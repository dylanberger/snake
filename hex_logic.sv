==> flow/design.v <==
module hex_logic (
    input  logic clk,
    input  logic rst,
    input  logic inc,          
    output logic [3:0] ones,     
    output logic [3:0] tens,     
    output logic [3:0] hundreds  
);
    always_ff @(posedge clk or posedge rst) begin
        if (rst) begin
            ones     <= 4'd0;
            tens     <= 4'd0;
            hundreds <= 4'd0;
        end else if (inc) begin
            if (hundreds == 4'd2 && tens == 4'd5 && ones == 4'd6) begin
                ones     <= 4'd0;
                tens     <= 4'd0;
                hundreds <= 4'd0;
            end else if (ones < 4'd9) begin
                ones <= ones + 4'd1;
            end else begin
                ones <= 4'd0;
                if (tens < 4'd9) begin
                    tens <= tens + 4'd1;
                end else begin
                    tens     <= 4'd0;
                    hundreds <= hundreds + 4'd1;
                end
            end
        end
    end
endmodule
======== From RTL to reports: hex_logic ========
What the tools print for hex_logic, step after step.
Lines are those of the file above, counted from 1.
Cell names lack the library's common part.
The mark - stands for no value.
inputs
  top ..................................... hex_logic
  clock port .............................. clk
  cell library ............................ sky130hd
  library corner .......................... tt_025C_1v80

======== Word-level counts ========
Yosys after proc, flatten, opt, wreduce and memory -nomap, before mapping. Memory bits, and registers merged into a memory's read port (data or address), are not among the register bits. Print and check cells are not counted. Equal cells are merged and count once.
storage and ports
  flip-flop bits (word level) ............. 12
  cells after elaboration ................. 25
cells by class
  $add $sub $neg .......................... 3
  magnitude comparators ................... 2
  equality and inequality tests ........... 5
  mux-type cells .......................... 8
  reductions and logical operators ........ 4
operator list
  operator                                                          count
  4-bit two-way mux                                                 8
  4-bit by 1-bit adder with 4-bit output (second input constant)    3
  4-bit by 3-bit == test with 1-bit output (second input constant)  2
  4-bit less-than comparator (second input constant)                2
  2-bit != test (second input constant)                             2
  4-bit by 2-bit == test with 1-bit output (second input constant)  1
  3-bit AND reduction                                               1
  1-bit logical AND                                                 2
  2-bit AND reduction                                               1

======== Longest topological paths ========
Longest topological path by Yosys (ltp), each cell counted once; first at word level (registers and memories cut), then after technology mapping (sequential cells cut; the memories' decode and read muxes count).
logic depth
  depth after elaboration ................. 5
  ABC_AREA ................................ 0
  mapped depth ............................ 6
  depth with buffers taken out ............ 6

======== Mapped cells and area ========
Source: synth_stat.txt of the flow (Yosys; design flattened, memories mapped). It holds for the ABC_AREA given above (unset counts as 0); a run with the other value may have another netlist.
cell types
  cell      count
  dfrtp_1   12
  ha_1      8
  inv_1     9
  o211ai_1  4
  a21oi_1   4
  xor2_1    2
  o32ai_2   1
  mux2_4    1
  nand2_1   4
  nand3b_1  2
  a31oi_1   2
  nand2b_1  2
  o22ai_1   2
  nor2_1    3
  or3_4     1
  or3b_4    1
  mux2i_1   1
  nor3_2    1
Not listed: further types 15, cells in them 16.
mapped netlist
  standard cells after synthesis .......... 76
  cell area after synthesis ............... 759.5 um2
  mapped flip-flops ....................... 12

======== Worst setup path after synthesis ========
Source: OpenSTA report_checks on the synthesized netlist (no wires, ideal clock, input and output delay 20% of the period each), path of least setup slack; recovery checks are left aside. Register names are those of the netlist, which keeps one name where synthesis merged equal registers.
timing path after synthesis
  kind .................................... register -> register
  from .................................... register ones[0]
  to ...................................... register ones[0]
  clock period ............................ 2.22 ns
  setup time .............................. 0.125 ns
  launch time at the first pin ............ 0.000 ns
  data arrival time ....................... 1.614 ns
  required time ........................... 2.095 ns
  setup slack ............................. 0.481 ns
  path delay .............................. 1.739 ns
  driving pins on the path ................ 7
  buffers on the path ..................... 0
  synthesis period reached ................ 1.739 ns
"path delay" is the arrival time less input delay plus setup time.
"driving pins on the path": output pins that drive a net of the path, with the launching flip-flop's if there is one; two outputs of one cell count as two.
"synthesis period reached" = period - worst setup slack (recovery checks aside). The figure is calculated, with input and output delays left at 20% of the set period.
The rows between start and end are the longest chain of elaborated cells between them; the timing report does not say that the signal goes this way. Where chains are equally long, one stands for them.
A line is the first line of the expression or statement that the cell stems from. Yosys adds cells for indexed reads and writes and turns some case tables into memories.
A register here has more assigning lines than the two given.
between the ends, after synthesis
  path through ............................ dfrtp_1 -> inv_1 -> ha_1 -> or3b_4 -> o32ai_2 -> nor2_1 -> mux2_4
  length of the longest elaborated chain .. 3
RTL lines, path after synthesis
  item                                    line  text
  start, declared                         5     output logic [3:0] ones,
  start, assigned                         11    ones     <= 4'd0;
  start, assigned                         20    ones <= ones + 4'd1;
  4-bit by 1-bit adder with 4-bit output  20
  4-bit two-way mux                       19    end else if (ones < 4'd9) begin
  4-bit two-way mux                       15    if (hundreds == 4'd2 && tens == 4'd5 && ones == 4'd6) begin
  end, assigned                           16    ones     <= 4'd0;
  end, assigned                           20
  end, declared                           5

======== Path in the finished layout ========
Path of least setup slack in the final report of flow run 1 (OpenROAD, finished layout, wires in). Where an end is a register, its clock arrival counts in the times.
timing path post-layout
  kind .................................... register -> register
  from .................................... register ones[0]
  to ...................................... register ones[0]
  clock period ............................ 2.35 ns
  setup time .............................. 0.11 ns
  launch time at the first pin ............ 0.28 ns
  data arrival time ....................... 2.03 ns
  required time ........................... 2.52 ns
  setup slack ............................. 0.49 ns
  driving pins on the path ................ 7
  buffers on the path ..................... 0
The rows between start and end are the longest chain of elaborated cells between them; the timing report does not say that the signal goes this way. Where chains are equally long, one stands for them.
A register here has more assigning lines than the two given.
between the ends, post-layout
  path through ............................ dfrtp_1 -> inv_1 -> ha_1 -> or3b_4 -> o32ai_2 -> nor2_1 -> mux2_4
  length of the longest elaborated chain .. 3
RTL lines, path post-layout
  item                                    line  text
  start, declared                         5     output logic [3:0] ones,
  start, assigned                         11    ones     <= 4'd0;
  start, assigned                         20    ones <= ones + 4'd1;
  4-bit by 1-bit adder with 4-bit output  20
  4-bit two-way mux                       19    end else if (ones < 4'd9) begin
  4-bit two-way mux                       15    if (hundreds == 4'd2 && tens == 4'd5 && ones == 4'd6) begin
  end, assigned                           16    ones     <= 4'd0;
  end, assigned                           20
  end, declared                           5

Memo
Re: implementation data of hex_logic

Settings and measured results of 2 stored flow runs for module hex_logic (sky130hd), not sorted in any way. The constraints put input and output delay at 20% of the set period each and load the outputs with 0.01 pF.
By "period achieved" is meant the clock period of the run minus its worst setup slack. This is arithmetic on one report: input and output delays are still those of the set period (20% each).
"worst setup path time" = time allowed to the worst setup path (clock period - input delay - output delay, where it has them) - its slack; a late launch clock adds to it, a late capture clock takes from it.
By "total design power" is meant OpenSTA's value without simulated activity: inputs other than the clock are taken to toggle once in ten clock periods, and the tool carries that through the logic.

---- flow run 1 ----
settings
  period_ns = 2.35
  CORE_UTILIZATION = 47
  PLACE_DENSITY_LB_ADDON = 0.19
  CORE_ASPECT_RATIO = 1.87
  CORE_MARGIN = 5
  TNS_END_PERCENT = 85
  ABC_AREA = 0
  GPL_ROUTABILITY_DRIVEN = 0
  CTS_CLUSTER_DIAMETER = 326
  CAP_MARGIN = 20
  SLEW_MARGIN = 20
results
  mapped cell area after synthesis ........ 759.5 um2
  die size ................................ 2,559.5 um2
  standard-cell area after routing ........ 965.9 um2
  utilization in the final report ......... 61.3%
  worst setup slack after layout .......... 0.495 ns
  summed negative setup slack ............. 0.000 ns
  total design power ...................... 1,249 uW
  period achieved ......................... 1.855 ns
  worst setup path time ................... 1.86 ns
  worst setup path type ................... register -> register

---- flow run 2 ----
settings
  period_ns = 2.12
  CORE_UTILIZATION = 47
  CAP_MARGIN = 20
  CORE_MARGIN = 2
  SLEW_MARGIN = 20
results
  mapped cell area after synthesis ........ 759.5 um2
  die size ................................ 1,953.6 um2
  standard-cell area after routing ........ 952.2 um2
  utilization in the final report ......... 63.2%
  worst setup slack after layout .......... 0.294 ns
  summed negative setup slack ............. 0.000 ns
  total design power ...................... 1,352 uW
  period achieved ......................... 1.826 ns
  worst setup path time ................... 1.83 ns
  worst setup path type ................... register -> register
